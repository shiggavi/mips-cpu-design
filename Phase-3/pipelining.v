==> flow/design.v <==
module dff (q, d, wen, clk, rst);
    output         q;  
    input          d;  
    input 	   wen;  
    input          clk;  
    input          rst;  
    reg            state;
    assign q = state;
    always @(posedge clk) begin
      state = rst ? 0 : (wen ? d : state);
    end
endmodule
module dflipflop_16bit (q, d, wen, clk, rst);
output [15:0] q; 
input [15:0] d; 
input wen; 
input clk; 
input rst;
dff dff0(.q(q[0]), .d(d[0]), .wen(wen), .clk(clk), .rst(rst));
dff dff1(.q(q[1]), .d(d[1]), .wen(wen), .clk(clk), .rst(rst));
dff dff2(.q(q[2]), .d(d[2]), .wen(wen), .clk(clk), .rst(rst));
dff dff3(.q(q[3]), .d(d[3]), .wen(wen), .clk(clk), .rst(rst));
dff dff4(.q(q[4]), .d(d[4]), .wen(wen), .clk(clk), .rst(rst));
dff dff5(.q(q[5]), .d(d[5]), .wen(wen), .clk(clk), .rst(rst));
dff dff6(.q(q[6]), .d(d[6]), .wen(wen), .clk(clk), .rst(rst));
dff dff7(.q(q[7]), .d(d[7]), .wen(wen), .clk(clk), .rst(rst));
dff dff8(.q(q[8]), .d(d[8]), .wen(wen), .clk(clk), .rst(rst));
dff dff9(.q(q[9]), .d(d[9]), .wen(wen), .clk(clk), .rst(rst));
dff dff10(.q(q[10]), .d(d[10]), .wen(wen), .clk(clk), .rst(rst));
dff dff11(.q(q[11]), .d(d[11]), .wen(wen), .clk(clk), .rst(rst));
dff dff12(.q(q[12]), .d(d[12]), .wen(wen), .clk(clk), .rst(rst));
dff dff13(.q(q[13]), .d(d[13]), .wen(wen), .clk(clk), .rst(rst));
dff dff14(.q(q[14]), .d(d[14]), .wen(wen), .clk(clk), .rst(rst));
dff dff15(.q(q[15]), .d(d[15]), .wen(wen), .clk(clk), .rst(rst));
endmodule
module dflipflop_4bit (q, d, wen, clk, rst);
output [3:0] q; 
input [3:0] d; 
input wen; 
input clk; 
input rst;
dff dff0(.q(q[0]), .d(d[0]), .wen(wen), .clk(clk), .rst(rst));
dff dff1(.q(q[1]), .d(d[1]), .wen(wen), .clk(clk), .rst(rst));
dff dff2(.q(q[2]), .d(d[2]), .wen(wen), .clk(clk), .rst(rst));
dff dff3(.q(q[3]), .d(d[3]), .wen(wen), .clk(clk), .rst(rst));
endmodule
module dflipflop_3bit (q, d, wen, clk, rst);
output [2:0] q; 
input [2:0] d; 
input wen; 
input clk; 
input rst;
dff dff0(.q(q[0]), .d(d[0]), .wen(wen), .clk(clk), .rst(rst));
dff dff1(.q(q[1]), .d(d[1]), .wen(wen), .clk(clk), .rst(rst));
dff dff2(.q(q[2]), .d(d[2]), .wen(wen), .clk(clk), .rst(rst));
endmodule
module IF_ID(clk, rst_n, stall_data_miss, Inst, pc, IF_Flush, stall, hlt, IF_ID_Inst, IF_ID_next_pc, IF_ID_hlt);
input clk;
input rst_n;
input stall_data_miss;
input[15:0] Inst;
input[15:0] pc;
input IF_Flush;
input stall;
input hlt;
output[15:0] IF_ID_Inst;
output[15:0] IF_ID_next_pc;  
output IF_ID_hlt;
wire [15:0] Inst_imm;  
wire hlt_imm;
dflipflop_16bit inst (.q(IF_ID_Inst), .d(Inst_imm), .wen(~(stall|stall_data_miss)), .clk(clk), .rst(~rst_n));
dflipflop_16bit PC (.q(IF_ID_next_pc), .d(pc), .wen(~(stall|stall_data_miss)), .clk(clk), .rst(~rst_n));
dff halt(.q(IF_ID_hlt), .d(hlt_imm), .wen(~(stall|stall_data_miss)), .clk(clk), .rst(~rst_n));
assign Inst_imm = IF_Flush ? (16'h0000) :(Inst);
assign hlt_imm = IF_Flush ? (1'b0) : hlt;
endmodule
module ID_EX(clk, rst_n, stall_data_miss, opcode, SrcData1, SrcData2, imm_4bit, sign_ext, SrcReg1, SrcReg2, DstReg, ID_Flush, RegWrite, MemRead, MemWrite, MemtoReg, IF_ID_next_pc, flag_br_checker, IF_ID_hlt,
ID_EX_RegWrite, ID_EX_MemRead, ID_EX_MemWrite, ID_EX_MemtoReg, ID_EX_RegVal1, ID_EX_RegVal2, ID_EX_sign_ext, ID_EX_RsAddr, ID_EX_RtAddr, ID_EX_RdAddr, ID_EX_imm_4bit, ID_EX_opcode, ID_EX_next_pc, ID_EX_flag_br_checker, ID_EX_hlt);
input clk, rst_n, stall_data_miss, ID_Flush;
input [3:0] opcode;
input [3:0] imm_4bit;
input [15:0] SrcData1, SrcData2, sign_ext;
input [3:0] SrcReg1, SrcReg2, DstReg; 
input RegWrite, MemRead, MemWrite, MemtoReg;
input [15:0] IF_ID_next_pc;
input flag_br_checker;
input IF_ID_hlt;
output ID_EX_RegWrite, ID_EX_MemRead, ID_EX_MemWrite, ID_EX_MemtoReg;
output [15:0] ID_EX_RegVal1, ID_EX_RegVal2, ID_EX_sign_ext;
output [3:0] ID_EX_RsAddr, ID_EX_RtAddr, ID_EX_RdAddr, ID_EX_imm_4bit;
output [3:0] ID_EX_opcode;
output [15:0] ID_EX_next_pc;
output ID_EX_flag_br_checker;
output ID_EX_hlt;
wire ID_EX_RegWrite_imm, ID_EX_MemRead_imm, ID_EX_MemWrite_imm, ID_EX_MemtoReg_imm;
assign ID_EX_RegWrite_imm = ID_Flush ? (1'b0) : (RegWrite);
assign ID_EX_MemRead_imm = ID_Flush ? (1'b0) : (MemRead);
assign ID_EX_MemWrite_imm = ID_Flush ? (1'b0) : (MemWrite);
assign ID_EX_MemtoReg_imm = ID_Flush ? (1'b0) : (MemtoReg);
dff regwr(.q(ID_EX_RegWrite), .d(ID_EX_RegWrite_imm), .wen(~stall_data_miss), .clk(clk), .rst(~rst_n));
dff memrd(.q(ID_EX_MemRead), .d(ID_EX_MemRead_imm), .wen(~stall_data_miss), .clk(clk), .rst(~rst_n));
dff memwr(.q(ID_EX_MemWrite), .d(ID_EX_MemWrite_imm), .wen(~stall_data_miss), .clk(clk), .rst(~rst_n));
dff memreg(.q(ID_EX_MemtoReg), .d(ID_EX_MemtoReg_imm), .wen(~stall_data_miss), .clk(clk), .rst(~rst_n));
dflipflop_16bit Data0 (.q(ID_EX_RegVal1), .d(SrcData1), .wen(~stall_data_miss), .clk(clk), .rst(~rst_n));
dflipflop_16bit Data1 (.q(ID_EX_RegVal2), .d(SrcData2), .wen(~stall_data_miss), .clk(clk), .rst(~rst_n));
dflipflop_16bit pc (.q(ID_EX_next_pc), .d(IF_ID_next_pc), .wen(~stall_data_miss), .clk(clk), .rst(~rst_n));
dflipflop_4bit imm (.q(ID_EX_imm_4bit), .d(imm_4bit), .wen(~stall_data_miss), .clk(clk), .rst(~rst_n));
dflipflop_16bit sgn (.q(ID_EX_sign_ext), .d(sign_ext), .wen(~stall_data_miss), .clk(clk), .rst(~rst_n));
dflipflop_4bit Data2 (.q(ID_EX_RsAddr), .d(SrcReg1), .wen(~stall_data_miss), .clk(clk), .rst(~rst_n));
dflipflop_4bit Data3 (.q(ID_EX_RtAddr), .d(SrcReg2), .wen(~stall_data_miss), .clk(clk), .rst(~rst_n));
dflipflop_4bit Data4 (.q(ID_EX_RdAddr), .d(DstReg), .wen(~stall_data_miss), .clk(clk), .rst(~rst_n));
dflipflop_4bit Data5 (.q(ID_EX_opcode), .d(opcode), .wen(~stall_data_miss), .clk(clk), .rst(~rst_n));
dflipflop_4bit op (.q(ID_EX_opcode), .d(opcode), .wen(~stall_data_miss), .clk(clk), .rst(~rst_n));
dff flag(.q(ID_EX_flag_br_checker), .d(flag_br_checker), .wen(~stall_data_miss), .clk(clk), .rst(~rst_n));
dff halt_0(.q(ID_EX_hlt), .d(IF_ID_hlt), .wen(~stall_data_miss), .clk(clk), .rst(~rst_n));
endmodule
module EX_MEM(clk, rst_n, stall_data_miss, ID_EX_RegWrite, ID_EX_MemRead, ID_EX_MemWrite, ID_EX_MemtoReg, ALUOut, ID_EX_RdAddr, MemData, ID_EX_flag_br_checker, flag_wen, flags_in, ID_EX_hlt,
EX_MEM_RegWrite, EX_MEM_MemRead, EX_MEM_MemWrite, EX_MEM_MemtoReg, EX_MEM_MemData, EX_MEM_RdAddr, EX_MEM_ALUOut, EX_MEM_flag_br_checker, EX_MEM_flags, EX_MEM_hlt);
input clk;
input rst_n;
input stall_data_miss;
input ID_EX_RegWrite, ID_EX_MemRead, ID_EX_MemWrite, ID_EX_MemtoReg;
input [15:0] ALUOut;
input [3:0] ID_EX_RdAddr;
input [15:0] MemData;
input ID_EX_flag_br_checker;
input flag_wen;
input [2:0] flags_in;
input ID_EX_hlt;
output EX_MEM_RegWrite, EX_MEM_MemRead, EX_MEM_MemWrite, EX_MEM_MemtoReg;
output [15:0] EX_MEM_MemData;
output [3:0] EX_MEM_RdAddr;
output [15:0] EX_MEM_ALUOut;
output EX_MEM_flag_br_checker;
output [2:0] EX_MEM_flags;
output EX_MEM_hlt;
dff RegWrt(.q(EX_MEM_RegWrite), .d(ID_EX_RegWrite), .wen(~stall_data_miss), .clk(clk), .rst(~rst_n));
dff MemRead(.q(EX_MEM_MemRead), .d(ID_EX_MemRead), .wen(~stall_data_miss), .clk(clk), .rst(~rst_n));
dff MemWrt(.q(EX_MEM_MemWrite), .d(ID_EX_MemWrite), .wen(~stall_data_miss), .clk(clk), .rst(~rst_n));
dff MemtoRg(.q(EX_MEM_MemtoReg), .d(ID_EX_MemtoReg), .wen(~stall_data_miss), .clk(clk), .rst(~rst_n));
dflipflop_16bit mem (.q(EX_MEM_MemData), .d(MemData), .wen(~stall_data_miss), .clk(clk), .rst(~rst_n));
dflipflop_16bit aluout (.q(EX_MEM_ALUOut), .d(ALUOut), .wen(~stall_data_miss), .clk(clk), .rst(~rst_n));
dflipflop_4bit Rd (.q(EX_MEM_RdAddr), .d(ID_EX_RdAddr), .wen(~stall_data_miss), .clk(clk), .rst(~rst_n));
dff flag_1(.q(EX_MEM_flag_br_checker), .d(ID_EX_flag_br_checker), .wen(~stall_data_miss), .clk(clk), .rst(~rst_n));
dflipflop_3bit flag_reg(.q(EX_MEM_flags), .d(flags_in), .wen(flag_wen & ~stall_data_miss), .clk(clk), .rst(~rst_n));
dff halt_1(.q(EX_MEM_hlt), .d(ID_EX_hlt), .wen(~stall_data_miss), .clk(clk), .rst(~rst_n));
endmodule
module MEM_WB(clk, rst_n, stall_data_miss, EX_MEM_RegWrite, EX_MEM_MemtoReg, EX_MEM_ALUOut, Dmem_out, EX_MEM_RdAddr, EX_MEM_flags, EX_MEM_hlt, EX_MEM_flag_br_checker,
MEM_WB_RegWrite, MEM_WB_MemtoReg, MEM_WB_ALUOut, MEM_WB_DmemOut, MEM_WB_RdAddr, MEM_WB_flags, MEM_WB_hlt, MEM_WB_flag_br_checker);
input clk;
input rst_n;
input stall_data_miss;
input EX_MEM_RegWrite, EX_MEM_MemtoReg;
input [15:0] EX_MEM_ALUOut, Dmem_out;
input [3:0] EX_MEM_RdAddr;
input EX_MEM_flag_br_checker;
input [2:0] EX_MEM_flags;
input EX_MEM_hlt;
output MEM_WB_RegWrite, MEM_WB_MemtoReg;
output [15:0] MEM_WB_ALUOut, MEM_WB_DmemOut;
output [3:0] MEM_WB_RdAddr;
output MEM_WB_flag_br_checker;
output [2:0] MEM_WB_flags;
output MEM_WB_hlt;
dff RegWrt(.q(MEM_WB_RegWrite), .d(EX_MEM_RegWrite), .wen(~stall_data_miss), .clk(clk), .rst(~rst_n));
dff MemtoReg(.q(MEM_WB_MemtoReg), .d(EX_MEM_MemtoReg), .wen(~stall_data_miss), .clk(clk), .rst(~rst_n));
dflipflop_16bit dmemout (.q(MEM_WB_DmemOut), .d(Dmem_out), .wen(~stall_data_miss), .clk(clk), .rst(~rst_n));
dflipflop_16bit aluout (.q(MEM_WB_ALUOut), .d(EX_MEM_ALUOut), .wen(~stall_data_miss), .clk(clk), .rst(~rst_n));
dflipflop_4bit Rd (.q(MEM_WB_RdAddr), .d(EX_MEM_RdAddr), .wen(~stall_data_miss), .clk(clk), .rst(~rst_n));
dflipflop_3bit flag_reg_2(.q(MEM_WB_flags), .d(EX_MEM_flags), .wen(~stall_data_miss), .clk(clk), .rst(~rst_n));
dff halt_2(.q(MEM_WB_hlt), .d(EX_MEM_hlt), .wen(~stall_data_miss), .clk(clk), .rst(~rst_n));
dff br_flag(.q(MEM_WB_flag_br_checker), .d(EX_MEM_flag_br_checker), .wen(~stall_data_miss), .clk(clk), .rst(~rst_n));
endmodule
[From RTL to reports: EX_MEM]
Tool output for the design above, in the order of the flow.
Lines are those of the file above, counted from 1.
Operators: Yosys type, input widths -> output width; for muxes data width and select width s.
Library cell names are shortened.
The mark n/a stands for no value.
Design
  top module: EX_MEM
  clock input: clk
  cell library: sky130hd
  timing corner: tt_025C_1v80

[Elaborated design]
Source: Yosys, flattened and elaborated, memories not mapped. Widths are those after wreduce; folded enables and synchronous resets count as part of the registers. Registers that Yosys merges into a memory's read port (data or address) are not register bits. Print and check cells do not count. Equal cells are merged and count once.
Operators by class
  bitwise logic cells: 2
Operators by type and width (number)
  $and 1x1->1: 1
  $not 1->1: 1
Word-level totals
  cells after elaboration: 47
  flip-flop bits (word level): 45

[Longest topological paths]
Yosys ltp: most cells in a row. Word level: on the elaborated netlist, between registers, memories and ports. Mapped: between sequential cells and ports; inverters and the memories' decode and read muxes count.
Depth
  word-level depth: 2
  ABC_AREA: 0
  mapped depth: 4

[Synthesis result]
Source: synth_stat.txt of the flow (Yosys; design flattened, memories mapped). It holds for the ABC_AREA given above (unset counts as 0); a run with the other value may have another netlist.
Cell types (number)
  dfxtp_1: 45
  mux2i_1: 45
  buf_4: 39
  nor2b_1: 42
  buf_8: 3
  nand2_1: 6
  buf_12: 1
  buf_2: 3
  nor2b_4: 1
  buf_6: 1
  clkbuf_1: 2
Mapped netlist
  sequential part of the area: 900.9 µm²
  cell count: 188
  mapped flip-flops: 45
  mapped area: 2042.0 µm²
By module: a second synthesis without flattening, with its own total; a netlist apart from the flattened one above.
Second synthesis, totals
  cell total of the unflattened synthesis: 138
  area total of the unflattened synthesis: 1534.0 µm²
Each row is one instance without its submodules.
By module
  dff: cells 3, area 33.8 µm², instances 45, sequential area 20.0 µm²
  EX_MEM: cells 3, area 13.8 µm², instances 1, sequential area 0.0 µm²
  dflipflop_16bit: cells 0, area 0.0 µm², instances 2, sequential area 0.0 µm²
  dflipflop_3bit: cells 0, area 0.0 µm², instances 1, sequential area 0.0 µm²
  dflipflop_4bit: cells 0, area 0.0 µm², instances 1, sequential area 0.0 µm²

[Path before layout]
OpenSTA on the mapped netlist: ideal clock, no wires. The path of least setup slack (recovery checks aside). Input and output delay are each 20% of the period. Register names are those of the netlist, which keeps one name where synthesis merged equal registers.
Path post-synthesis
  kind: input port to flip-flop
  start point: input port stall_data_miss
  end point: register flag_reg.dff0.state
  clock period: 1.82 ns
  path delay: 0.652 ns
  stages on the path: 4
  path buffers: 2
  arrival: 0.944 ns
  slack: 0.804 ns
  period reached after synthesis: 1.016 ns
"path delay" is the arrival time less input delay plus setup time.
"stages on the path" counts driving pins, that of a launching flip-flop among them; a cell with two outputs on the path counts twice.
"period reached after synthesis" is the clock period less the worst setup slack; recovery checks do not enter. This is arithmetic on one report: input and output delays are still those of the set period (20% each).
The rows between start and end are the longest chain of elaborated cells between them; the timing report does not say that the signal goes this way. Where chains are equally long, one stands for them.
Each line given opens the expression or statement behind the cell; cells for indexed reads and writes are added by Yosys, which also makes memories of some case tables.
Between the ends, post-synthesis
  cell sequence: buf_6 > buf_12 > nor2b_4 > mux2i_1
  cells in the longest elaborated chain: 2
  elaborated cells between the ends (all ways): 2
Ends and longest elaborated chain, post-synthesis
  start, declared: RTL line 121  | input stall_data_miss;
  $not 1->1: RTL line 145  | dflipflop_3bit flag_reg(.q(EX_MEM_flags), .d(flags_in), .wen(flag_wen & ~stall_data_miss), .clk(clk), .rst(~rs ...
  $and 1x1->1: RTL line 145
  end, assigned: RTL line 10  | state = rst ? 0 : (wen ? d : state);
  end, declared: RTL line 7  | reg            state;

[Path in the finished layout]
From the final timing report of flow run A: the path of least setup slack in the routed layout; clock arrival at registers is part of the times.
Path post-layout
  kind: flip-flop to output port
  start point: register mem.dff5.state
  end point: output port EX_MEM_MemData[5]
  arrival: 0.74 ns
  slack: -0.05 ns
  stages on the path: 2
  clock period: 0.866 ns
  path buffers: 1
Between the ends, post-layout
  cell sequence: dfxtp_2 > buf_6
  cells in the longest elaborated chain: 0
  elaborated cells between the ends (all ways): 0
  source lines of those cells: 0
Ends and longest elaborated chain, post-layout
  start, declared: RTL line 7  | reg            state;
  start, assigned: RTL line 10  | state = rst ? 0 : (wen ? d : state);
  end, declared: RTL line 131  | output [15:0] EX_MEM_MemData;

Ticket comment

Record of 2 stored runs of the RTL-to-layout flow on EX_MEM, platform sky130hd. The runs are unordered. Constraints: input delay and output delay 20% of the set period each, output load 0.01 pF.
"achieved clock period": clock period set for the run, less the worst setup slack. It is reckoned from that one timing run; input and output delays stay at 20% of the period that was set.
"worst setup path time": the worst setup path's part of the clock period (all of it between registers, 20% less for each end at a port) less its slack. A launch clock that arrives late makes it longer, a capture clock that arrives late makes it shorter.
"power" rests on the timing tool's default activity at the inputs, not on a simulated workload.
[flow run A] settings: period_ns=0.866, CORE_UTILIZATION=49, SETUP_SLACK_MARGIN=-0.02, PLACE_DENSITY_LB_ADDON=0.28, CORE_ASPECT_RATIO=1.45, CELL_PAD_IN_SITES_GLOBAL_PLACEMENT=0, GPL_TIMING_DRIVEN=1, CTS_CLUSTER_DIAMETER=162, CAP_MARGIN=35, SLEW_MARGIN=5, MIN_ROUTING_LAYER=met1, MAX_ROUTING_LAYER=met4, CORE_MARGIN=2
[flow run A] result: chip area after synthesis (Yosys) 2042.0 µm², die area 4708.8 µm², standard-cell area of the final layout 2946.6 µm², utilization 73.1%, worst setup slack after layout -0.048 ns, total negative slack -1.769 ns, worst hold slack 0.363 ns, power 4462 µW, achieved clock period 0.914 ns, worst setup path time 0.74 ns, worst setup path kind flip-flop to output port
[flow run B] settings: period_ns=1.44, CAP_MARGIN=20, CORE_MARGIN=2, CORE_UTILIZATION=40, SLEW_MARGIN=20
[flow run B] result: chip area after synthesis (Yosys) 2042.0 µm², die area 5692.7 µm², standard-cell area of the final layout 2727.6 µm², utilization 54.4%, worst setup slack after layout 0.235 ns, total negative slack 0.000 ns, worst hold slack 0.469 ns, power 2532 µW, achieved clock period 1.205 ns, worst setup path time 0.92 ns, worst setup path kind flip-flop to output port
